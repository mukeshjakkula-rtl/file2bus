==> flow/design.v <==
module apb_master#(
	parameter DATA_WIDTH = 16,
		  MEM_DEPTH = 1024,
                  ADDR_WIDTH = 4)(
	input wire pclk,
	input wire prst,
	input wire t_valid,
	input wire pready,
	input wire pwrite_in,
	input wire [1:0]psel_in,
	input wire [DATA_WIDTH-1 : 0]pwdata_in,
	input wire [ADDR_WIDTH-1 : 0]paddr_in,
	input wire [DATA_WIDTH-1 : 0]prdata,
	output reg [DATA_WIDTH-1 : 0]pwdata,
	output reg [ADDR_WIDTH-1 : 0]paddr,
	output reg pwrite,
        output reg psel1,psel2,psel3,psel4,   
	output reg penable,
        output reg ready  
);
wire [3:0]psel_d_out;  
reg [DATA_WIDTH-1:0]prdata_buff;
typedef enum logic[2:0]{IDLE = 3'b100,
			SETUP = 3'b010,
			ACCESS = 3'b001} apb_states;
apb_states state;
  always@(posedge pclk) begin
    if(prst) begin
	state <= IDLE;
	pwdata <= {DATA_WIDTH{1'b0}};
	paddr <= {ADDR_WIDTH{1'b0}};
	penable <= 1'b0;
	psel1 <= 1'b0;
	psel2 <= 1'b0;
        psel3 <= 1'b0;
        psel4 <= 1'b0;
	pwrite <= 1'b0;
        ready <= 1'b0;
    end else begin
	case(state) 
	  IDLE : begin
	     psel1 <= 1'b0;
	     psel2 <= 1'b0;
             psel3 <= 1'b0;
             psel4 <= 1'b0;
	     penable <= 1'b0;
             ready <= 1'b0;
	     if(t_valid) state <= SETUP;
	     else state <= IDLE;
	  end  
	  SETUP : begin
		{psel4,psel3,psel2,psel1} <= psel_d_out;
		penable <= 1'b0;
		pwrite <= pwrite_in;
		paddr <= paddr_in;
		pwdata <= pwdata_in;
                ready <= 1'b1;
		  if(psel_d_out == 4'b000) state <= IDLE;
		else state <= ACCESS;
	  end  
	  ACCESS : begin
		penable <= 1'b1;
		ready <= 1'b0;
		prdata_buff <= prdata;	
		if(pready && t_valid) begin
		   state <= SETUP;
		   prdata_buff <= prdata;
		end else if(pready && !t_valid) begin
		   state <= IDLE;
		   prdata_buff <= prdata;
		end else if(!pready) state <= ACCESS;
	     end  
        default : state <= IDLE;
	endcase
    end   
  end 
   decoder f1(.in(psel_in), .out({psel_d_out}));  
endmodule 
module decoder(
   input wire [1:0]in,
   output reg[3:0]out);
  always@(*) begin
     case(in) 
	2'b00 : out = 4'b0000;
	2'b01 : out = 4'b0001;
	2'b10 : out = 4'b0010;
	2'b11 : out = 4'b0100;
     endcase
  end 
endmodule 
# [Tool chain data of apb_master]
# The steps from the RTL of apb_master to its reports follow in flow order.
# Line numbers count from 1 in the design file above.
# Cell names lack the library's common part.
# Not given: -
[setup] top="apb_master" clock="pclk" lib="sky130hd" corner="tt_025C_1v80"

# [Word level]
# Yosys after proc, flatten, opt, wreduce and memory -nomap, before mapping. Memory bits, and registers merged into a memory's read port (data or address), are not among the register bits. Print and check cells are not counted.
[classes] n_mux=13 eq_ne=7 reduce_logical=10
[ops] cell="parallel mux 4 bit (select 4 bit)" n=1
[ops] cell="2-to-1 mux 3 bit" n=5
[ops] cell="parallel mux 1 bit (select 2 bit)" n=6
[ops] cell="parallel mux 3 bit (select 3 bit)" n=1
[ops] cell="nonzero test 2 bit" n=3
[ops] cell="equality test 2 bit (second input constant)" n=2
[ops] cell="OR reduction 2 bit" n=2
[ops] cell="!= test 4 bit (second input constant)" n=1
[ops] cell="logical NOT 4 bit" n=1
[ops] cell="equality test 3 x 1 -> 1 bit (second input constant)" n=1
[ops] cell="equality test 3 x 2 -> 1 bit (second input constant)" n=1
[ops] cell="equality test 3 bit (second input constant)" n=1
[ops] cell="logical AND 1 bit" n=2
[ops] cell="equality test 2 x 1 -> 1 bit (second input constant)" n=1
[ops] cell="logical NOT 2 bit" n=1
[ops] cell="logical NOT 1 bit" n=1
[word_totals] ff_bits=30 out_inout_bits=27 in_bits=43 elab_cells=40

# [Logic depth]
# Yosys ltp: most cells in a row. Word level: on the elaborated netlist, between registers, memories and ports. Mapped: between sequential cells and ports; inverters and the memories' decode and read muxes count.
[depth] depth_word=5 ABC_AREA=0 depth_mapped=4 depth_no_buf=2

# [Mapped cells and area]
# Yosys stat after the flow's synthesis: flattened, memories mapped to cells. It holds for the ABC_AREA given above (unset counts as 0); a run with the other value may have another netlist.
# Totals and module areas in this step are rounded.
[synth_totals] n_buf=7 cells=101 area_um2=1070 flip_flops=29 seq_area_um2=581
[by_type] cell="dfxtp_1" n=29 area_total_um2=580.557
[by_type] cell="mux2i_1" n=21 area_total_um2=210.202
[by_type] cell="nor2_1" n=23 area_total_um2=86.333
[by_type] cell="buf_6" n=3 area_total_um2=33.782
[by_type] cell="or3b_2" n=3 area_total_um2=26.275
[by_type] cell="a21oi_1" n=4 area_total_um2=20.019
[by_type] cell="nand3b_1" n=2 area_total_um2=15.014
[by_type] cell="a221o_1" n=1 area_total_um2=10.01
[by_type] cell="a21oi_2" n=1 area_total_um2=8.758
[by_type] cell="or3b_1" n=1 area_total_um2=8.758
[by_type] cell="a21o_1" n=1 area_total_um2=7.507
[by_type] cell="buf_4" n=1 area_total_um2=7.507
[by_type] cell="clkbuf_1" n=2 area_total_um2=7.507
[by_type] cell="inv_1" n=2 area_total_um2=7.507
[by_type] cell="nor3b_1" n=1 area_total_um2=7.507
[by_type] cell="nand2b_1" n=1 area_total_um2=6.256
[by_type] cell="nor4_1" n=1 area_total_um2=6.256
[by_type] cell="buf_2" n=1 area_total_um2=5.005
# Other cell types: 3; their cells: 3.
# By module: a second synthesis without flattening, with its own total; a netlist apart from the flattened one above.
[hier_totals] cells_unflattened=107 area_unflattened_um2=1140
# Rows give one instance, submodules left out.
[by_module] module="apb_master" cells=102 seq_area_um2=601 instances=1 mod_area_um2=1110
[by_module] module="decoder" cells=5 seq_area_um2=0.0 instances=1 mod_area_um2=33.8

# [Path before layout]
# Path of least setup slack by OpenSTA after synthesis, without wires, with an ideal clock, recovery checks aside; 20% of the period is set as input and as output delay. Where synthesis merged equal registers, the netlist keeps one of their names.
[synth_path] path_type="register -> register" from="register state" to="register psel1" arrival_ns=0.950 launch_ns=0.000 path_buffers=1 stages=4 period_ns=1.07 path_delay_ns=1.016 setup_slack_ns=0.054 synth_period_reached_ns=1.016
# "path_delay_ns" is the arrival time less input delay plus setup time.
# "stages" counts driving pins, that of a launching flip-flop among them; a cell with two outputs on the path counts twice.
# "synth_period_reached_ns" = period - worst setup slack (recovery checks aside). The figure is calculated, with input and output delays left at 20% of the set period.
# Where an end lacks its bit number, it is one bit of the signal, or one of the new flip-flops if synthesis recoded a state register.
# At most two assigning lines are given for a register; there are more.
[synth_between] path_cell_list="dfxtp_1 > buf_6 > or3b_1 > a21oi_2"
[synth_rtl] element="from (decl)" line_no=26 rtl="apb_states state;"
[synth_rtl] element="from (assign)" line_no=29 rtl="state <= IDLE;"
[synth_rtl] element="from (assign)" line_no=48 rtl="if(t_valid) state <= SETUP;"
[synth_rtl] element="to (assign)" line_no=33 rtl="psel1 <= 1'b0;"
[synth_rtl] element="to (assign)" line_no=42 rtl="psel1 <= 1'b0;"
[synth_rtl] element="to (decl)" line_no=17 rtl="output reg psel1,psel2,psel3,psel4,"
# No chain of elaborated cells between the ends is given.

# Settings of 2 stored flow runs for module apb_master (sky130hd), not sorted in any way. The constraints put input and output delay at 20% of the set period each and load the outputs with 0.01 pF.
run="flow run A" settings period_ns=1.03 CORE_UTILIZATION=55 CAP_MARGIN=20 CORE_MARGIN=2 SLEW_MARGIN=20
run="flow run A" outcome="no final report: routing broke off with DPL-0033"
run="flow run B" settings period_ns=0.822 CORE_UTILIZATION=56 SETUP_SLACK_MARGIN=-0.03 PLACE_DENSITY=0.42 CORE_ASPECT_RATIO=1.19 CORE_MARGIN=6 CELL_PAD_IN_SITES_GLOBAL_PLACEMENT=2 CAP_MARGIN=5 SLEW_MARGIN=20
run="flow run B" outcome="no final report: placement broke off with GPL-0301"
